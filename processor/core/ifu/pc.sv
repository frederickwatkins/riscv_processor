==> flow/design.v <==
interface wishbone #(
    parameter XLEN = 32
);
    logic [XLEN-1:0] ADR;
    logic [XLEN-1:0] DAT_W;
    logic [XLEN-1:0] DAT_R;
    logic [XLEN/8-1:0] SEL;
    logic WE, STB, ACK, CYC;
    modport MASTER (
        output ADR,
        output SEL,
        output WE,
        output STB,
        output CYC,
        output DAT_W,
        input DAT_R,
        input ACK
    );
    modport SLAVE (
        input ADR,
        input SEL,
        input WE,
        input STB,
        input CYC,
        input DAT_W,
        output DAT_R,
        output ACK
    );
endinterface
typedef enum logic [4:0] {
    LOAD = 'b00000,
    STORE = 'b01000,
    BRANCH = 'b11000,
    JALR = 'b11001,
    MISC_MEM = 'b00011,
    JAL = 'b11011,
    OP_IMM = 'b00100,
    OP = 'b01100,
    SYSTEM = 'b11100,
    AUIPC = 'b00101,
    LUI = 'b01101
} opcodes;
module pc #(
    parameter XLEN = 32
) (
    input logic clk,
    input logic stall,
    input logic compressed,
    input logic je,
    input logic [XLEN-1:0] ja,
    output logic [XLEN-1:0] curr_pc,
    output logic [XLEN-1:0] inc_pc,
    output logic [XLEN-1:0] next_pc
);
    assign inc_pc = curr_pc + (compressed?2:4);
    always_comb begin
        next_pc = inc_pc;
        if(je) begin
            next_pc = ja;
        end
        if(stall) begin
            next_pc = curr_pc;
        end
    end
    always @(posedge clk) begin
        curr_pc <= next_pc;
    end
endmodule
== From RTL to reports: pc ==
The steps from the RTL of pc to its reports follow in flow order.
Line numbers count from 1 in the design file above.
Operators carry their Yosys type and port widths (W data, S select, Z words).
A cell with -- has no value.

* Top module: pc
* Clock: clk
* Library: sky130hd
* Library corner: tt_025C_1v80

== Word-level counts ==
Source: Yosys, flattened and elaborated, memories not mapped. Widths are those after wreduce; folded enables and synchronous resets count as part of the registers. Registers that Yosys merges into a memory's read port (data or address) are not register bits. Print and check cells do not count. Equal cells are merged and count once.

* Flip-flop bits (word level): 32
* Latch bits: 0
* RAM bits: 0
* Bits in read-only memories: 0
* Clocked read ports x word width: 0
* Memories: 0
* Bits of input ports: 36
* Output and inout bits: 96
* Word-level cells: 5

* $add $sub $neg: 1
* Multiply operators: 0
* Div/mod/pow operators: 0
* Magnitude comparators: 0
* Eq/ne operators: 0
* Shift-type cells: 0
* Multiplexer cells: 3
* Bitwise logic cells: 0
* Reductions and logical operators: 0

{| class="wikitable"
|+ Operators with widths
! operator !! count
|-
| $mux W32 || 2
|-
| $add A32 B3 Y32 || 1
|-
| $mux W3 || 1
|}

== Longest topological paths ==
Yosys ltp: most cells in a row. Word level: on the elaborated netlist, between registers, memories and ports. Mapped: between sequential cells and ports; inverters and the memories' decode and read muxes count.

* Depth in word-level cells: 4
* ABC_AREA: 0
* Mapped depth: 8
* Mapped depth without buffers: 7

== Netlist ==
Yosys stat after the flow's synthesis: flattened, memories mapped to cells. It holds for the ABC_AREA given above (unset counts as 0); a run with the other value may have another netlist.

* Standard cells after synthesis: 280
* Chip area (Yosys): 0.0022071 mm^2
* Sequential area: 0.0006406 mm^2
* Flip-flop cells: 32
* Buffers: 21

{| class="wikitable"
|+ Cell types
! type !! count !! area in all (um^2)
|-
| sky130_fd_sc_hd__dfxtp_1 || 32 || 640.614
|-
| sky130_fd_sc_hd__xnor2_1 || 18 || 157.651
|-
| sky130_fd_sc_hd__nand3_1 || 29 || 145.139
|-
| sky130_fd_sc_hd__a22oi_1 || 18 || 135.13
|-
| sky130_fd_sc_hd__xor2_1 || 11 || 96.342
|-
| sky130_fd_sc_hd__or4_1 || 11 || 82.579
|-
| sky130_fd_sc_hd__nand4_1 || 13 || 81.328
|-
| sky130_fd_sc_hd__nand2_1 || 21 || 78.826
|-
| sky130_fd_sc_hd__o21ai_0 || 14 || 70.067
|-
| sky130_fd_sc_hd__a21oi_1 || 11 || 55.053
|-
| sky130_fd_sc_hd__clkbuf_1 || 14 || 52.55
|-
| sky130_fd_sc_hd__nor2_1 || 14 || 52.55
|-
| sky130_fd_sc_hd__o211ai_1 || 7 || 52.55
|-
| sky130_fd_sc_hd__and4_1 || 5 || 43.792
|-
| sky130_fd_sc_hd__o311ai_0 || 5 || 43.792
|-
| sky130_fd_sc_hd__mux2i_1 || 4 || 40.038
|-
| sky130_fd_sc_hd__inv_1 || 8 || 30.029
|-
| sky130_fd_sc_hd__nor3_1 || 6 || 30.029
|}

Not listed: further types 27, cells in them 39.

== Worst setup path after synthesis ==
Path of least setup slack by OpenSTA after synthesis, without wires, with an ideal clock, recovery checks aside; 20% of the period is set as input and as output delay. Where synthesis merged equal registers, the netlist keeps one of their names.

* Path kind: input to output
* Start point: input port compressed
* End point: output port next_pc[17]
* Clock period: 2.95 ns
* Input delay: 0.590 ns
* External output delay: 0.590 ns
* Time at the first pin: 0.590 ns
* Data arrival time: 2.306 ns
* Data required time: 2.360 ns
* Slack: 0.054 ns
* Delay of the path: 1.716 ns
* Driving pins on the path: 6
* Buffers on the path: 0
* Synthesis period reached: 2.896 ns

"delay of the path" = arrival - input delay + setup time.
A path that ends at an output port has no setup time.
"driving pins on the path" counts driving pins, that of a launching flip-flop among them; a cell with two outputs on the path counts twice.
"synthesis period reached" = period - worst setup slack (recovery checks aside). The figure is calculated, with input and output delays left at 20% of the set period.
Between the ends stands the longest chain of elaborated cells between them, by number of cells; it is not shown to be the way that was timed. Of several equally long chains one is given.
Each line given opens the expression or statement behind the cell; cells for indexed reads and writes are added by Yosys, which also makes memories of some case tables.

* Cell sequence: sky130_fd_sc_hd__ha_1 > sky130_fd_sc_hd__fa_1 > sky130_fd_sc_hd__nand4_1 > sky130_fd_sc_hd__nor2_1 > sky130_fd_sc_hd__and3_2 > sky130_fd_sc_hd__o311ai_0
* Cells in the longest elaborated chain: 4
* Elaborated cells on any way between the ends: 4
* RTL lines with such cells: 3
* Classes of those cells: add/sub: 1; mux: 3

{| class="wikitable"
|+ RTL lines, path after synthesis
! item !! line !! text
|-
| start, declared || 48 || <nowiki>input logic compressed,</nowiki>
|-
| $mux W3 || 55 || <nowiki>assign inc_pc = curr_pc + (compressed?2:4);</nowiki>
|-
| $add A32 B3 Y32 || 55 ||
|-
| $mux W32 || 58 || <nowiki>if(je) begin</nowiki>
|-
| $mux W32 || 61 || <nowiki>if(stall) begin</nowiki>
|-
| end, declared || 53 || <nowiki>output logic [XLEN-1:0] next_pc</nowiki>
|}

== Path in the finished layout ==
From the final timing report of run 1: the path of least setup slack in the routed layout; clock arrival at registers is part of the times.

* Path kind: input to output
* Start point: input port compressed
* End point: output port next_pc[15]
* Clock period: 4.15 ns
* Input delay: 0.83 ns
* External output delay: 0.83 ns
* Time at the first pin: 0.83 ns
* Data arrival time: 2.99 ns
* Data required time: 3.32 ns
* Slack: 0.33 ns
* Driving pins on the path: 9
* Buffers on the path: 3

Between the ends stands the longest chain of elaborated cells between them, by number of cells; it is not shown to be the way that was timed. Of several equally long chains one is given.

* Cell sequence: sky130_fd_sc_hd__buf_8 > sky130_fd_sc_hd__ha_4 > sky130_fd_sc_hd__fa_2 > sky130_fd_sc_hd__buf_4 > sky130_fd_sc_hd__and4_2 > sky130_fd_sc_hd__nand3_1 > sky130_fd_sc_hd__nor2_1 > sky130_fd_sc_hd__o311ai_0 > sky130_fd_sc_hd__dlygate4sd2_1
* Cells in the longest elaborated chain: 4
* Elaborated cells on any way between the ends: 4
* RTL lines with such cells: 3
* Classes of those cells: add/sub: 1; mux: 3

{| class="wikitable"
|+ RTL lines, path post-layout
! item !! line !! text
|-
| start, declared || 48 || <nowiki>input logic compressed,</nowiki>
|-
| $mux W3 || 55 || <nowiki>assign inc_pc = curr_pc + (compressed?2:4);</nowiki>
|-
| $add A32 B3 Y32 || 55 ||
|-
| $mux W32 || 58 || <nowiki>if(je) begin</nowiki>
|-
| $mux W32 || 61 || <nowiki>if(stall) begin</nowiki>
|-
| end, declared || 53 || <nowiki>output logic [XLEN-1:0] next_pc</nowiki>
|}

--- measured runs ---
Record of 2 stored runs of the RTL-to-layout flow on pc, platform sky130hd. The runs are unordered. Constraints: input delay and output delay 20% of the set period each, output load 0.01 pF.
By "achieved clock period" is meant the clock period of the run minus its worst setup slack. This is arithmetic on one report: input and output delays are still those of the set period (20% each).
"worst setup path time" is the time allowed to the run's worst setup path (the clock period less input and output delay, where it has them) less its slack. Clock arrival times count: a late capture clock shortens it, a late launch clock lengthens it.
By "power" is meant OpenSTA's value without simulated activity: inputs other than the clock are taken to toggle once in ten clock periods, and the tool carries that through the logic.

Run 1
==> flow/run.sh <==
#!/bin/bash
# the make line also repeats the synthesis and layout settings of config.mk as NAME=value (left out here)
make -C /OpenROAD-flow-scripts/flow DESIGN_CONFIG=/design/flow/config.mk WORK_HOME=/design/flow/orfs CLKGATE_MAP_FILE= finish
==> flow/config.mk <==
export PLATFORM = sky130hd
export DESIGN_NAME = pc
export DESIGN_NICKNAME = pc
export VERILOG_FILES = /design/flow/design.v
export SDC_FILE = /design/flow/constraint.sdc
export NUM_CORES = 4
export LEC_CHECK = 0
export CAP_MARGIN = 20
export CORE_ASPECT_RATIO = 1.03
export CORE_MARGIN = 2
export CORE_UTILIZATION = 46
export CTS_CLUSTER_DIAMETER = 300
export GPL_ROUTABILITY_DRIVEN = 0
export GPL_TIMING_DRIVEN = 0
export MIN_ROUTING_LAYER = met1
export PLACE_DENSITY_LB_ADDON = 0.29
export SETUP_SLACK_MARGIN = 0.93
export SLEW_MARGIN = 20
export TNS_END_PERCENT = 20
==> flow/constraint.sdc <==
create_clock -name core_clock -period 4.15 [get_ports {clk}]
set_input_delay 0.8300 -clock core_clock [delete_from_list [all_inputs] [get_ports {clk}]]
set_output_delay 0.8300 -clock core_clock [all_outputs]
set_load 0.01 [all_outputs]

==> results of run 1 <==
chip area after synthesis (Yosys): 0.0022071 mm^2
die area: 0.0053682 mm^2
standard-cell area of the final layout: 0.0041452 mm^2
utilization: 90.1 %
worst setup slack after layout: 0.326 ns
total negative slack: 0.000 ns
worst hold slack: 0.549 ns
power: 0.001407 W
achieved clock period: 3.824 ns
worst setup path time: 2.16 ns
worst setup path kind: input to output

Run 2
==> flow/run.sh <==
#!/bin/bash
# the make line also repeats the synthesis and layout settings of config.mk as NAME=value (left out here)
make -C /OpenROAD-flow-scripts/flow DESIGN_CONFIG=/design/flow/config.mk WORK_HOME=/design/flow/orfs CLKGATE_MAP_FILE= finish
==> flow/config.mk <==
export PLATFORM = sky130hd
export DESIGN_NAME = pc
export DESIGN_NICKNAME = pc
export VERILOG_FILES = /design/flow/design.v
export SDC_FILE = /design/flow/constraint.sdc
export NUM_CORES = 4
export LEC_CHECK = 0
export CAP_MARGIN = 20
export CORE_MARGIN = 2
export CORE_UTILIZATION = 40
export SLEW_MARGIN = 20
==> flow/constraint.sdc <==
create_clock -name core_clock -period 4.15 [get_ports {clk}]
set_input_delay 0.8300 -clock core_clock [delete_from_list [all_inputs] [get_ports {clk}]]
set_output_delay 0.8300 -clock core_clock [all_outputs]
set_load 0.01 [all_outputs]

==> results of run 2 <==
chip area after synthesis (Yosys): 0.0022071 mm^2
die area: 0.0061278 mm^2
standard-cell area of the final layout: 0.0038775 mm^2
utilization: 71.7 %
worst setup slack after layout: 0.298 ns
total negative slack: 0.000 ns
worst hold slack: 0.536 ns
power: 0.001311 W
achieved clock period: 3.852 ns
worst setup path time: 2.19 ns
worst setup path kind: input to output
--- end ---
