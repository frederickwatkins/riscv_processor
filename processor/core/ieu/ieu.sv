==> flow/design.v <==
interface wishbone #(
    parameter XLEN = 32
);
    logic [XLEN-1:0] ADR;
    logic [XLEN-1:0] DAT_W;
    logic [XLEN-1:0] DAT_R;
    logic [XLEN/8-1:0] SEL;
    logic WE, STB, ACK, CYC;
    modport MASTER (
        output ADR,
        output SEL,
        output WE,
        output STB,
        output CYC,
        output DAT_W,
        input DAT_R,
        input ACK
    );
    modport SLAVE (
        input ADR,
        input SEL,
        input WE,
        input STB,
        input CYC,
        input DAT_W,
        output DAT_R,
        output ACK
    );
endinterface
typedef enum logic [4:0] {
    LOAD = 'b00000,
    STORE = 'b01000,
    BRANCH = 'b11000,
    JALR = 'b11001,
    MISC_MEM = 'b00011,
    JAL = 'b11011,
    OP_IMM = 'b00100,
    OP = 'b01100,
    SYSTEM = 'b11100,
    AUIPC = 'b00101,
    LUI = 'b01101
} opcodes;
module alu #(
    parameter XLEN = 32
)(
    input [2:0] funct3,
    input [6:0] funct7,
    input [XLEN-1:0] operand_1,
    input [XLEN-1:0] operand_2,
    output logic [XLEN-1:0] result
);
    localparam BASEOP = 7'b0000000;
    localparam ADD = 3'b000;  
    localparam SL = 3'b001;  
    localparam SLT = 3'b010;  
    localparam SLTU = 3'b011;  
    localparam XOR = 3'b100;  
    localparam SRL = 3'b101;  
    localparam OR = 3'b110;  
    localparam AND = 3'b111;  
    localparam ALTOP = 7'b0100000;
    localparam SUB = 3'b000;
    localparam SRA = 3'b101;
    localparam shamt_len = XLEN == 32 ? 5 : 6;
    always @(*) begin
        case({funct7, funct3})
        {BASEOP, ADD}: result = operand_1 + operand_2;
        {BASEOP, SL}: result = operand_1 << operand_2[shamt_len-1:0];
        {BASEOP, SLT}: result = {{(XLEN-1){1'b0}}, $signed(operand_1) < $signed(operand_2)};
        {BASEOP, SLTU}: result = {{(XLEN-1){1'b0}}, operand_1 < operand_2};
        {BASEOP, XOR}: result = operand_1 ^ operand_2;
        {BASEOP, SRL}: result = operand_1>>operand_2[shamt_len-1:0];
        {BASEOP, OR}: result = operand_1 | operand_2;
        {BASEOP, AND}: result = operand_1 & operand_2;
        {ALTOP, SUB}: result = operand_1 - operand_2;
        {ALTOP, SRA}: result = $unsigned($signed(operand_1)>>>operand_2[shamt_len-1:0]);
        default: result = 'x;
        endcase
    end
endmodule
module idu #(
    parameter XLEN = 32
)(
    input logic [31:2] instr,
    output logic [XLEN-1:0] imm,
    output logic [2:0] funct3,
    output logic [6:0] funct7,
    output logic op1_pc,
    output logic op2_imm
);
    logic [4:0] opcode = instr[6:2];
    always @(*) begin
        op1_pc = 0;
        op2_imm = 0;
        funct3 = instr[14:12];
        funct7 = 0;
        imm = 'x;
        case(opcode)
        LOAD: begin
            op2_imm = 1;
            funct3 = 'b000;  
            imm = {{(XLEN-11){instr[31]}}, instr[30:20]};
        end
        STORE: begin
            op2_imm = 1;
            funct3 = 'b000;  
            imm = {{(XLEN-11){instr[31]}}, instr[30:25], instr[11:7]};
        end
        BRANCH: begin
            op1_pc = 1;
            op2_imm = 1;
            funct3 = 'b000;  
            imm = {{(XLEN-12){instr[31]}}, instr[7], instr[30:25], instr[11:8], 1'b0};
        end
        JALR: begin
            op2_imm = 1;
            funct3 = 'b000;  
            imm = {{(XLEN-11){instr[31]}}, instr[30:20]};
        end
        MISC_MEM: ;  
        JAL: begin
            op1_pc = 1;
            op2_imm = 1;
            funct3 = 'b000;  
            imm = {{(XLEN-20){instr[31]}}, instr[19:12], instr[20], instr[30:21], 1'b0};
        end
        OP_IMM: begin
            op2_imm = 1;
            imm = {{(XLEN-11){instr[31]}}, instr[30:20]};
            if(funct3 == 'b101 | funct3 == 'b001) begin
                funct7 = XLEN==32?instr[31:25]:{instr[31:26], 1'b0};
                imm = XLEN==32?{{(XLEN-5){1'b0}}, instr[24:20]}:{{(XLEN-6){1'b0}}, instr[25:20]};
            end
        end
        OP: begin
            funct7 = instr[31:25];
        end
        SYSTEM: ;  
        AUIPC: begin
            op1_pc = 1;
            op2_imm = 1;
            funct3 = 'b000;  
            imm = {{(XLEN-31){instr[31]}}, instr[30:12], {12{1'b0}}};
        end
        LUI: begin
            op2_imm = 1;
            funct3 = 'b000;  
            imm = {{(XLEN-31){instr[31]}}, instr[30:12], {12{1'b0}}};
        end
        default: ;
        endcase
    end
endmodule
module ieu #(
    parameter XLEN = 32
) (
    input logic clk,
    input logic [31:2] instr,
    input logic stall,
    input logic [XLEN-1:0] curr_pc,  
    input logic [XLEN-1:0] rs1_data,
    input logic [XLEN-1:0] rs2_data,
    output logic [XLEN-1:0] result
);
    logic [XLEN-1:0] imm [1:0], operand_1, operand_2;
    logic [2:0] funct3 [1:0];
    logic [6:0] funct7 [1:0];
    logic op1_pc [1:0], op2_imm [1:0];
    assign operand_1 = op1_pc[1] ? curr_pc : rs1_data;
    assign operand_2 = op2_imm[1] ? imm[1] : rs2_data;
    always @(posedge clk) begin
        if(!stall) begin
            imm[1] <= imm[0];
            funct3[1] <= funct3[0];
            funct7[1] <= funct7[0];
            op1_pc[1] <= op1_pc[0];
            op2_imm[1] <= op2_imm[0];
        end
    end
    idu #(
        .XLEN(XLEN)
    ) idu (
        .instr,
        .imm(imm[0]),
        .funct3(funct3[0]),
        .funct7(funct7[0]),
        .op1_pc(op1_pc[0]),
        .op2_imm(op2_imm[0])
    );
    alu #(
        .XLEN(XLEN)
    ) alu (
        .funct3(funct3[1]),
        .funct7(funct7[1]),
        .operand_1,
        .operand_2,
        .result
    );
endmodule
### Reports on ieu

The steps from the RTL of ieu to its reports follow in flow order.
Lines are those of the file above, counted from 1.
Operators carry their Yosys type and port widths (W data, S select, Z words).
Library cell names are shortened.
A cell with n/a has no value.

| set-up | value |
|---|---|
| design top | ieu |
| clock | clk |
| standard-cell library | sky130hd |
| timing corner | tt_025C_1v80 |

### After elaboration

Source: Yosys, flattened and elaborated. Widths are those after wreduce. Registers that Yosys merges into a memory's read port (data or address) are not register bits. Print and check cells do not count.

| word-level totals | value |
|---|---|
| register bits | 44 |
| latch bits | 0 |
| bits in writable memories | 0 |
| ROM bits | 0 |
| word width x clocked read ports | 0 |
| memory cells | 0 |
| bits of input ports | 128 |

| cells by class | value |
|---|---|
| add/subtract/negate cells | 2 |
| multipliers | 0 |
| div/mod/pow operators | 0 |
| magnitude comparators | 2 |
| equality and inequality tests | 19 |
| shift-type cells | 3 |
| mux-type cells | 9 |
| bitwise gates (word level) | 4 |
| reductions and logical operators | 7 |

Operators with widths:

| operator | number |
|---|---|
| $pmux W32 S10 | 1 |
| $pmux W32 S6 | 1 |
| $mux W32 | 3 |
| $lt A32 B32 Y1 | 2 |
| $eq A10 B3 Y1 const B | 4 |
| $add A32 B32 Y32 | 1 |
| $sub A32 B32 Y32 | 1 |
| $and A32 B32 Y32 | 1 |
| $or A32 B32 Y32 | 1 |
| $xor A32 B32 Y32 | 1 |
| $shl A32 B5 Y32 | 1 |
| $shr A32 B5 Y32 | 1 |
| $sshr A32 B5 Y32 | 1 |
| $eq A10 B2 Y1 const B | 2 |
| $eq A10 B9 Y1 const B | 2 |
| $eq A5 B4 Y1 const B | 3 |
| $eq A5 B5 Y1 const B | 3 |
| $pmux W7 S2 | 1 |
| $eq A10 B1 Y1 const B | 1 |
| $logic_not A10 Y1 | 1 |
| $eq A5 B3 Y1 const B | 2 |
| $reduce_or A8 Y1 | 1 |
| $reduce_or A7 Y1 | 1 |
| $mux W7 | 1 |
| $logic_not A5 Y1 | 1 |
| $reduce_or A2 Y1 | 2 |
| $eq A3 B1 Y1 const B | 1 |
| $eq A3 B3 Y1 const B | 1 |

Other operator kinds: 3; their cells: 4.

### Longest topological paths

Yosys ltp: most cells in a row. Word level: on the elaborated netlist, between registers, memories and ports. Mapped: between sequential cells and ports; inverters and the memories' decode and read muxes count.

| logic depth | value |
|---|---|
| depth in word-level cells | 4 |
| ABC_AREA | 0 |
| gate-level depth with buffers | 18 |

### After synthesis

The flow's flattened synthesis, as Yosys stat reports it; memories are mapped. The netlist is that of the ABC_AREA named above (0 if unset); the other value can give another one.

| mapped netlist | value |
|---|---|
| cells in the netlist | 1567 |
| chip area (Yosys) | 11536.1 µm² |
| flip-flops | 44 |

Cell types:

| type | number | total area (µm²) |
|---|---|---|
| mux2i_1 | 165 | 1.65E+03 |
| edfxtp_1 | 44 | 1.32E+03 |
| ha_1 | 97 | 1.21E+03 |
| a21oi_1 | 116 | 580.557 |
| nor2_1 | 140 | 525.504 |
| nand2_1 | 139 | 521.75 |
| o21ai_0 | 92 | 460.442 |
| inv_1 | 90 | 337.824 |
| o211ai_1 | 38 | 285.274 |
| a211oi_1 | 29 | 217.709 |
| clkbuf_1 | 55 | 206.448 |
| a21o_1 | 26 | 195.187 |
| buf_2 | 37 | 185.178 |
| and2_1 | 29 | 181.424 |
| mux2i_2 | 13 | 178.922 |
| a221oi_1 | 19 | 166.41 |
| nand3_1 | 32 | 160.154 |
| mux2_2 | 14 | 157.651 |

Not listed: further types 79, cells in them 392.
By module: a second synthesis without flattening, with its own total; a netlist apart from the flattened one above.

| second synthesis, totals | value |
|---|---|
| cells (unflattened synthesis) | 1559 |
| area (unflattened synthesis) | 12031.5 µm² |

Rows give one instance, submodules left out.

By module:

| module | times used | cells | area (µm²) | seq. area (µm²) |
|---|---|---|---|---|
| alu #(XLEN=32) | 1 | 1336 | 8997.4 | 0.0 |
| ieu | 1 | 117 | 2413.6 | 1321.3 |
| idu #(XLEN=32) | 1 | 106 | 620.6 | 0.0 |

### Path before layout

Source: OpenSTA report_checks on the synthesized netlist (no wires, ideal clock, input and output delay 20% of the period each), path of least setup slack; recovery checks are left aside. Register names are those of the netlist, which keeps one name where synthesis merged equal registers.

| path after synthesis | value |
|---|---|
| path kind | input -> output |
| start | in rs2_data[3] |
| end | out result[31] |
| clock period | 6120 ps |
| external input delay | 1224 ps |
| output delay | 1224 ps |
| launch time at the first pin | 1224 ps |
| arrival time | 4638 ps |
| data required time | 4896 ps |
| path slack | 258 ps |
| path delay | 3414 ps |
| stages | 15 |
| synthesis period reached | 5862 ps |

"path delay" is the arrival time less input delay plus setup time.
At an output port there is no setup time.
"stages": output pins that drive a net of the path, with the launching flip-flop's if there is one; two outputs of one cell count as two.
"synthesis period reached" = period - worst setup slack (recovery checks aside). The figure is calculated, with input and output delays left at 20% of the set period.

| on the way, after synthesis | value |
|---|---|
| path through | mux2i_4 clkbuf_1 buf_2 clkbuf_1 ha_1 buf_2 a21o_1 a21oi_1 a2111oi_2 nor3_2 o221ai_2 a31o_2 a311oi_1 o32ai_1 a211oi_1 |

RTL lines, path after synthesis:

| item | line | RTL |
|---|---|---|
| start, declared | 162 | `input logic [XLEN-1:0] rs2_data,` |
| end, declared | 163 | `output logic [XLEN-1:0] result` |

No chain of elaborated cells between the ends is given.

### Timing after layout

From the final timing report of run 1: the path of least setup slack in the routed layout; clock arrival at registers is part of the times.
The report prints the path's times to 10 ps; the period is as set.

| path after layout | value |
|---|---|
| path kind | input -> output |
| start | in rs2_data[1] |
| end | out result[31] |
| clock period | 8390 ps |
| external input delay | 1680 ps |
| output delay | 1680 ps |
| launch time at the first pin | 1680 ps |
| arrival time | 6050 ps |
| data required time | 6710 ps |
| path slack | 660 ps |
| stages | 13 |

| on the way, after layout | value |
|---|---|
| path through | clkdlybuf4s50_1 mux2i_4 ha_1 nor2_1 o311ai_1 a211oi_1 nor3_2 o21ai_1 nand3_1 a2111oi_0 o32ai_1 a211oi_1 clkdlybuf4s50_1 |

RTL lines, path after layout:

| item | line | RTL |
|---|---|---|
| start, declared | 162 | `input logic [XLEN-1:0] rs2_data,` |
| end, declared | 163 | `output logic [XLEN-1:0] result` |

No chain of elaborated cells between the ends is given.

ieu through Yosys and OpenROAD on sky130hd: 2 stored runs, unordered, with their settings and measured results. The constraints put input and output delay at 20% of the set period each and load the outputs with 0.01 pF.
By "reached clock period" is meant the clock period of the run minus its worst setup slack. This is arithmetic on one report: input and output delays are still those of the set period (20% each).
"time of the worst setup path": the worst setup path's part of the clock period (all of it between registers, 20% less for each end at a port) less its slack. A launch clock that arrives late makes it longer, a capture clock that arrives late makes it shorter.
By "total power after layout" is meant OpenSTA's value without simulated activity: inputs other than the clock are taken to toggle once in ten clock periods, and the tool carries that through the logic.
"time of the worst setup path" is known to 10 ps.

#### Run 1

| setting | value |
|---|---|
| period_ns | `8.39` |
| CORE_UTILIZATION | `55` |
| SETUP_SLACK_MARGIN | `0.11` |
| PLACE_DENSITY_LB_ADDON | `0.21` |
| CELL_PAD_IN_SITES_GLOBAL_PLACEMENT | `0` |
| CTS_CLUSTER_DIAMETER | `25` |
| CAP_MARGIN | `10` |
| MAX_ROUTING_LAYER | `met4` |
| CORE_MARGIN | `2` |
| SLEW_MARGIN | `20` |

| result | value |
|---|---|
| reached clock period | 7729 ps |
| setup total negative slack | 0 ps |
| worst setup slack after layout | 661 ps |
| total power after layout | 2.011 mW |
| final worst hold slack | 2050 ps |
| synthesized cell area | 11536.1 µm² |
| standard-cell area after layout | 13352.8 µm² |
| area of the die | 22148.9 µm² |
| utilization in the final report | 65.4 % |
| time of the worst setup path | 4370 ps |
| critical path kind | input -> output |

#### Run 2

| setting | value |
|---|---|
| period_ns | `5.39` |
| CORE_UTILIZATION | `29` |
| SETUP_SLACK_MARGIN | `1.5` |
| PLACE_DENSITY_LB_ADDON | `0.24` |
| TNS_END_PERCENT | `30` |
| ABC_AREA | `0` |
| GPL_TIMING_DRIVEN | `0` |
| CTS_CLUSTER_DIAMETER | `326` |
| CAP_MARGIN | `30` |
| SLEW_MARGIN | `5` |
| MAX_ROUTING_LAYER | `met4` |
| CORE_MARGIN | `2` |

| result | value |
|---|---|
| setup total negative slack | -2229 ps |
| final worst hold slack | 1346 ps |
| standard-cell area after layout | 16653.5 µm² |
| worst setup slack after layout | -224 ps |
| area of the die | 41391.9 µm² |
| time of the worst setup path | 3460 ps |
| critical path kind | input -> output |
| synthesized cell area | 11536.1 µm² |
| reached clock period | 5614 ps |
| total power after layout | 3.956 mW |
| utilization in the final report | 42.2 % |
