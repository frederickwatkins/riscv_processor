==> flow/design.v <==
interface wishbone #(
    parameter XLEN = 32
);
    logic [XLEN-1:0] ADR;
    logic [XLEN-1:0] DAT_W;
    logic [XLEN-1:0] DAT_R;
    logic [XLEN/8-1:0] SEL;
    logic WE, STB, ACK, CYC;
    modport MASTER (
        output ADR,
        output SEL,
        output WE,
        output STB,
        output CYC,
        output DAT_W,
        input DAT_R,
        input ACK
    );
    modport SLAVE (
        input ADR,
        input SEL,
        input WE,
        input STB,
        input CYC,
        input DAT_W,
        output DAT_R,
        output ACK
    );
endinterface
typedef enum logic [4:0] {
    LOAD = 'b00000,
    STORE = 'b01000,
    BRANCH = 'b11000,
    JALR = 'b11001,
    MISC_MEM = 'b00011,
    JAL = 'b11011,
    OP_IMM = 'b00100,
    OP = 'b01100,
    SYSTEM = 'b11100,
    AUIPC = 'b00101,
    LUI = 'b01101
} opcodes;
module rf #(
    parameter XLEN = 32
) (
    input logic clk,
    input logic [31:2] rs_instr,
    input logic [31:2] rd_instr,
    input logic [XLEN-1:0] ieu_result,
    input logic [XLEN-1:0] lsu_data,
    input logic [XLEN-1:0] inc_pc,
    output logic [XLEN-1:0] rs1_data,
    output logic [XLEN-1:0] rs2_data
);
    logic rd_we;
    logic [4:0] rd_opcode = rd_instr[6:2];
    logic [XLEN-1:0] rd_data;
    logic [4:0] rs1_addr = rs_instr[19:15];
    logic [4:0] rs2_addr = rs_instr[24:20];
    logic [4:0] rd_addr = rd_instr[11:7];
    always @(*) begin
        rd_we = 0;
        rd_data = 'x;
        case(rd_opcode)
        LOAD: begin
            rd_we = 1;
            rd_data = lsu_data;
        end
        JALR: begin
            rd_we = 1;
            rd_data = inc_pc;
        end
        JAL: begin
            rd_we = 1;
            rd_data = inc_pc;
        end
        OP_IMM: begin
            rd_we = 1;
            rd_data = ieu_result;
        end
        OP: begin
            rd_we = 1;
            rd_data = ieu_result;
        end
        AUIPC: begin
            rd_we = 1;
            rd_data = ieu_result;
        end
        LUI: begin
            rd_we = 1;
            rd_data = ieu_result;
        end
        default: ;
        endcase
    end
    sync_sram #(
        .XLEN(XLEN)
    ) irf (
        .clk,
        .rs1_addr,
        .rs2_addr,
        .rd_we,
        .rd_addr,
        .rd_data,
        .rs1_data,
        .rs2_data
    );
endmodule
module sync_sram #(
    parameter XLEN = 32,
    parameter depth = 5
) (
    input logic clk,
    input logic [depth-1:0] rs1_addr,
    input logic [depth-1:0] rs2_addr,
    input logic rd_we,
    input logic [depth-1:0] rd_addr,
    input logic [XLEN-1:0] rd_data,
    output logic [XLEN-1:0] rs1_data,
    output logic [XLEN-1:0] rs2_data
);
    logic [XLEN-1:0] ram [(1<<depth)-1:1];
    always @(posedge clk) begin
        if(rd_we && rd_addr != 0) ram[rd_addr] <= rd_data;
        if(rs1_addr != 0) rs1_data <= ram[rs1_addr];
        else rs1_data <= 0;
        if(rs2_addr != 0) rs2_data <= ram[rs2_addr];
        else rs2_data <= 0;
    end
endmodule
Tool chain data of rf --
Tool output for the design above, in the order of the flow. Lines are those of the file above, counted from 1. Operators: Yosys type, input widths -> output width; for muxes data width and select width s. Library cell names are shortened. The mark -- stands for no value.
Design: design top rf, clock port clk, standard-cell library sky130hd, library corner tt_025C_1v80

Word-level counts --
Counts by Yosys on the flattened word-level netlist (proc, flatten, opt, wreduce; memories kept). Register bits leave out memories and registers merged into their read ports (data or address); mux counts leave out enables and synchronous resets folded into registers. Print and check cells are left out. Cells with the same type and inputs are merged into one. Yosys's memory passes give these memory sizes; they may raise the number of words (mostly to a power of two), join words into wider ones and drop unused or constant bits.
Bit counts: word width x clocked read ports 64, output and inout bits 64, input port bits 157, memories kept 1, bits in registers 0, memory bits (writable) 992
Memories:
- irf.ram | depth 31, bits a word 32, rd ports 2, wr ports 1, line 122 | logic [XLEN-1:0] ram [(1<<depth)-1:1];
Operators by class: mux-type cells 5, reduce/logical cells 10, equal/unequal tests 6
Operator list (count):
- $pmux 32 s3 | 1
- $mux 32 | 1
- $reduce_bool 5->1 | 3
- $eq 5x3->1 const B | 2
- $eq 5x4->1 const B | 2
- $eq 5x5->1 const B | 2
- $reduce_or 7->1 | 1
- $logic_not 5->1 | 1
- $mux 5 | 1
- $reduce_or 4->1 | 1
- $logic_not 1->1 | 2
- $reduce_or 2->1 | 1
- $mux 1 | 2
- $logic_and 1x1->1 | 1

Depth --
Yosys ltp: most cells in a row. Word level: on the elaborated netlist, between registers, memories and ports. Mapped: between sequential cells and ports; inverters and the memories' decode and read muxes count.
Logic depth: depth after elaboration 5, ABC_AREA 0, mapped depth 9

Netlist --
Source: synth_stat.txt of the flow (Yosys; design flattened, memories mapped). It holds for the ABC_AREA given above (unset counts as 0); a run with the other value may have another netlist.
Cell types (count):
- edfxtp_1 | 992
- mux4_2 | 390
- dfxtp_1 | 64
- mux2_2 | 111
- mux2i_1 | 116
- a22oi_1 | 93
- nand2_1 | 175
- a221oi_2 | 42
- a221oi_1 | 60
- o221ai_1 | 50
- buf_2 | 79
- buf_4 | 42
- a311oi_2 | 20
- nand3_1 | 54
- a311oi_1 | 30
- buf_6 | 23
- clkbuf_1 | 58
- a21oi_1 | 39
Other cell types: 29; their cells: 131.
Synthesis totals: cell area after synthesis 48310.1 um2, buffers 216, area of sequential cells 31069.8 um2, mapped flip-flops 1056, standard cells after synthesis 2569
The figures by module come from a second, unflattened synthesis with its own total; it is not the netlist above.
Unflattened totals: cell total of the unflattened synthesis 2766, area (unflattened synthesis) 48159.9 um2
Rows give one instance, submodules left out.
By module:
- sync_sram #(XLEN=32) | instances 1, cells 2685, area 47479.3 um2, sequential area 31069.8 um2
- rf | instances 1, cells 81, area 680.7 um2, sequential area 0.0 um2

Path before layout --
Source: OpenSTA report_checks on the synthesized netlist (no wires, ideal clock, input and output delay 20% of the period each), path of least setup slack; recovery checks are left aside. Register names are those of the netlist, which keeps one name where synthesis merged equal registers.
Path after synthesis: kind in2reg, from input port rd_instr[4], to memory irf.ram[28][0], input delay 786 ps, delay of the path 2645 ps, clock period 3930 ps, arrival 3010 ps, buffers on the path 1, launch time at the first pin 786 ps, stages 6, slack 499 ps, synthesis period reached 3431 ps
"delay of the path" = arrival - input delay + setup time. "stages": output pins that drive a net of the path, with the launching flip-flop's if there is one; two outputs of one cell count as two. "synthesis period reached" = period - worst setup slack (recovery checks aside). The figure is calculated, with input and output delays left at 20% of the set period. The rows between start and end are the longest chain of elaborated cells between them; the timing report does not say that the signal goes this way. Where chains are equally long, one stands for them. A line is the first line of the expression or statement that the cell stems from. Yosys adds cells for indexed reads and writes and turns some case tables into memories. The path ends at the enable pin of a flip-flop; only ways to that pin are counted.
On the way, after synthesis: path through and4b_1 > clkbuf_1 > a21oi_1 > nor2b_1 > nand3_1 > nor2_1, cells in the longest elaborated chain 5, elaborated cells between the ends (all ways) 12, those cells by class eq/ne: 6; mux: 3; reduce/logical: 3
RTL lines, path after synthesis:
- start: declaration | line 48 | input logic [31:2] rd_instr,
- $eq 5x4->1 | line 64 | case(rd_opcode)
- $reduce_or 7->1
- $mux 1 | line 64
- $logic_and 1x1->1 | line 124 | if(rd_we && rd_addr != 0) ram[rd_addr] <= rd_data;
- $mux 5 | line 124
- end: declaration | line 122 | logic [XLEN-1:0] ram [(1<<depth)-1:1];

Timing after layout --
Path of least setup slack in the final report of run 1 (OpenROAD, finished layout, wires in). Where an end is a register, its clock arrival counts in the times. The report prints the path's times to 10 ps; the period is as set.
Path after layout: kind in2reg, from input port rd_instr[4], to memory irf.ram[14][26], input delay 790 ps, arrival 3430 ps, stages 7, buffers on the path 2, slack 810 ps, clock period 3930 ps, launch time at the first pin 790 ps
The rows between start and end are the longest chain of elaborated cells between them; the timing report does not say that the signal goes this way. Where chains are equally long, one stands for them. The path ends at the enable pin of a flip-flop; only ways to that pin are counted.
On the way, after layout: path through clkdlybuf4s50_1 > and4b_2 > a21oi_1 > nor2b_1 > nand2_1 > nor2_4 > buf_4, cells in the longest elaborated chain 5, elaborated cells between the ends (all ways) 12, those cells by class eq/ne: 6; mux: 3; reduce/logical: 3
RTL lines, path after layout:
- start: declaration | line 48 | input logic [31:2] rd_instr,
- $eq 5x4->1 | line 64 | case(rd_opcode)
- $reduce_or 7->1
- $mux 1 | line 64
- $logic_and 1x1->1 | line 124 | if(rd_we && rd_addr != 0) ram[rd_addr] <= rd_data;
- $mux 5 | line 124
- end: declaration | line 122 | logic [XLEN-1:0] ram [(1<<depth)-1:1];

Wiki page: rf / flow data

Module rf, platform sky130hd: 2 stored runs of the flow (Yosys, OpenROAD) with differing settings, in no particular order. Input and output delays are each 20% of the period that was set; the output load is 0.01 pF.
"clock period achieved" = clock period - worst setup slack. The figure is calculated, with input and output delays left at 20% of the set period.
"time on the worst setup path" = time allowed to the worst setup path (clock period - input delay - output delay, where it has them) - its slack; a late launch clock adds to it, a late capture clock takes from it.
By "total power after layout" is meant OpenSTA's value without simulated activity: inputs other than the clock are taken to toggle once in ten clock periods, and the tool carries that through the logic.
"time on the worst setup path" is given in steps of 10 ps.

[run 1] flow files
==> flow/run.sh <==
#!/bin/bash
# the make line also repeats the synthesis and layout settings of config.mk as NAME=value (left out here)
make -C /OpenROAD-flow-scripts/flow DESIGN_CONFIG=/design/flow/config.mk WORK_HOME=/design/flow/orfs CLKGATE_MAP_FILE= finish
==> flow/config.mk <==
export PLATFORM = sky130hd
export DESIGN_NAME = rf
export DESIGN_NICKNAME = rf
export VERILOG_FILES = /design/flow/design.v
export SDC_FILE = /design/flow/constraint.sdc
export NUM_CORES = 4
export LEC_CHECK = 0
export CAP_MARGIN = 20
export CELL_PAD_IN_SITES_GLOBAL_PLACEMENT = 2
export CORE_ASPECT_RATIO = 0.97
export CORE_MARGIN = 9
export CORE_UTILIZATION = 42
export GPL_ROUTABILITY_DRIVEN = 1
export MIN_ROUTING_LAYER = met1
export PLACE_DENSITY = 0.77
export SLEW_MARGIN = 10
export TNS_END_PERCENT = 45
==> flow/constraint.sdc <==
create_clock -name core_clock -period 3.93 [get_ports {clk}]
set_input_delay 0.7860 -clock core_clock [delete_from_list [all_inputs] [get_ports {clk}]]
set_output_delay 0.7860 -clock core_clock [all_outputs]
set_load 0.01 [all_outputs]

[run 1] result: worst setup slack after layout 812 ps; standard-cell area after layout 56,550.5 um2; chip area in the Yosys report 48,310.1 um2; time on the worst setup path 2,330 ps; class of the worst setup path in2reg; area inside the die boundary 127,558.0 um2; clock period achieved 3,118 ps; total power after layout 26.214 mW; worst hold slack in the final report 705 ps; final utilization 0.495

[run 2] flow files
==> flow/run.sh <==
#!/bin/bash
# the make line also repeats the synthesis and layout settings of config.mk as NAME=value (left out here)
make -C /OpenROAD-flow-scripts/flow DESIGN_CONFIG=/design/flow/config.mk WORK_HOME=/design/flow/orfs CLKGATE_MAP_FILE= finish
==> flow/config.mk <==
export PLATFORM = sky130hd
export DESIGN_NAME = rf
export DESIGN_NICKNAME = rf
export VERILOG_FILES = /design/flow/design.v
export SDC_FILE = /design/flow/constraint.sdc
export NUM_CORES = 4
export LEC_CHECK = 0
export ABC_AREA = 1
export CAP_MARGIN = 25
export CELL_PAD_IN_SITES_DETAIL_PLACEMENT = 0
export CELL_PAD_IN_SITES_GLOBAL_PLACEMENT = 0
export CORE_ASPECT_RATIO = 1.45
export CORE_MARGIN = 8
export CORE_UTILIZATION = 48
export CTS_CLUSTER_SIZE = 37
export MAX_ROUTING_LAYER = met4
export SLEW_MARGIN = 30
export TNS_END_PERCENT = 40
==> flow/constraint.sdc <==
create_clock -name core_clock -period 4.77 [get_ports {clk}]
set_input_delay 0.9540 -clock core_clock [delete_from_list [all_inputs] [get_ports {clk}]]
set_output_delay 0.9540 -clock core_clock [all_outputs]
set_load 0.01 [all_outputs]

[run 2] result: worst setup slack after layout 1,781 ps; standard-cell area after layout 61,353.8 um2; chip area in the Yosys report 54,588.6 um2; time on the worst setup path 2,030 ps; class of the worst setup path in2reg; area inside the die boundary 124,959.0 um2; clock period achieved 2,989 ps; total power after layout 21.084 mW; worst hold slack in the final report 739 ps; final utilization 0.541
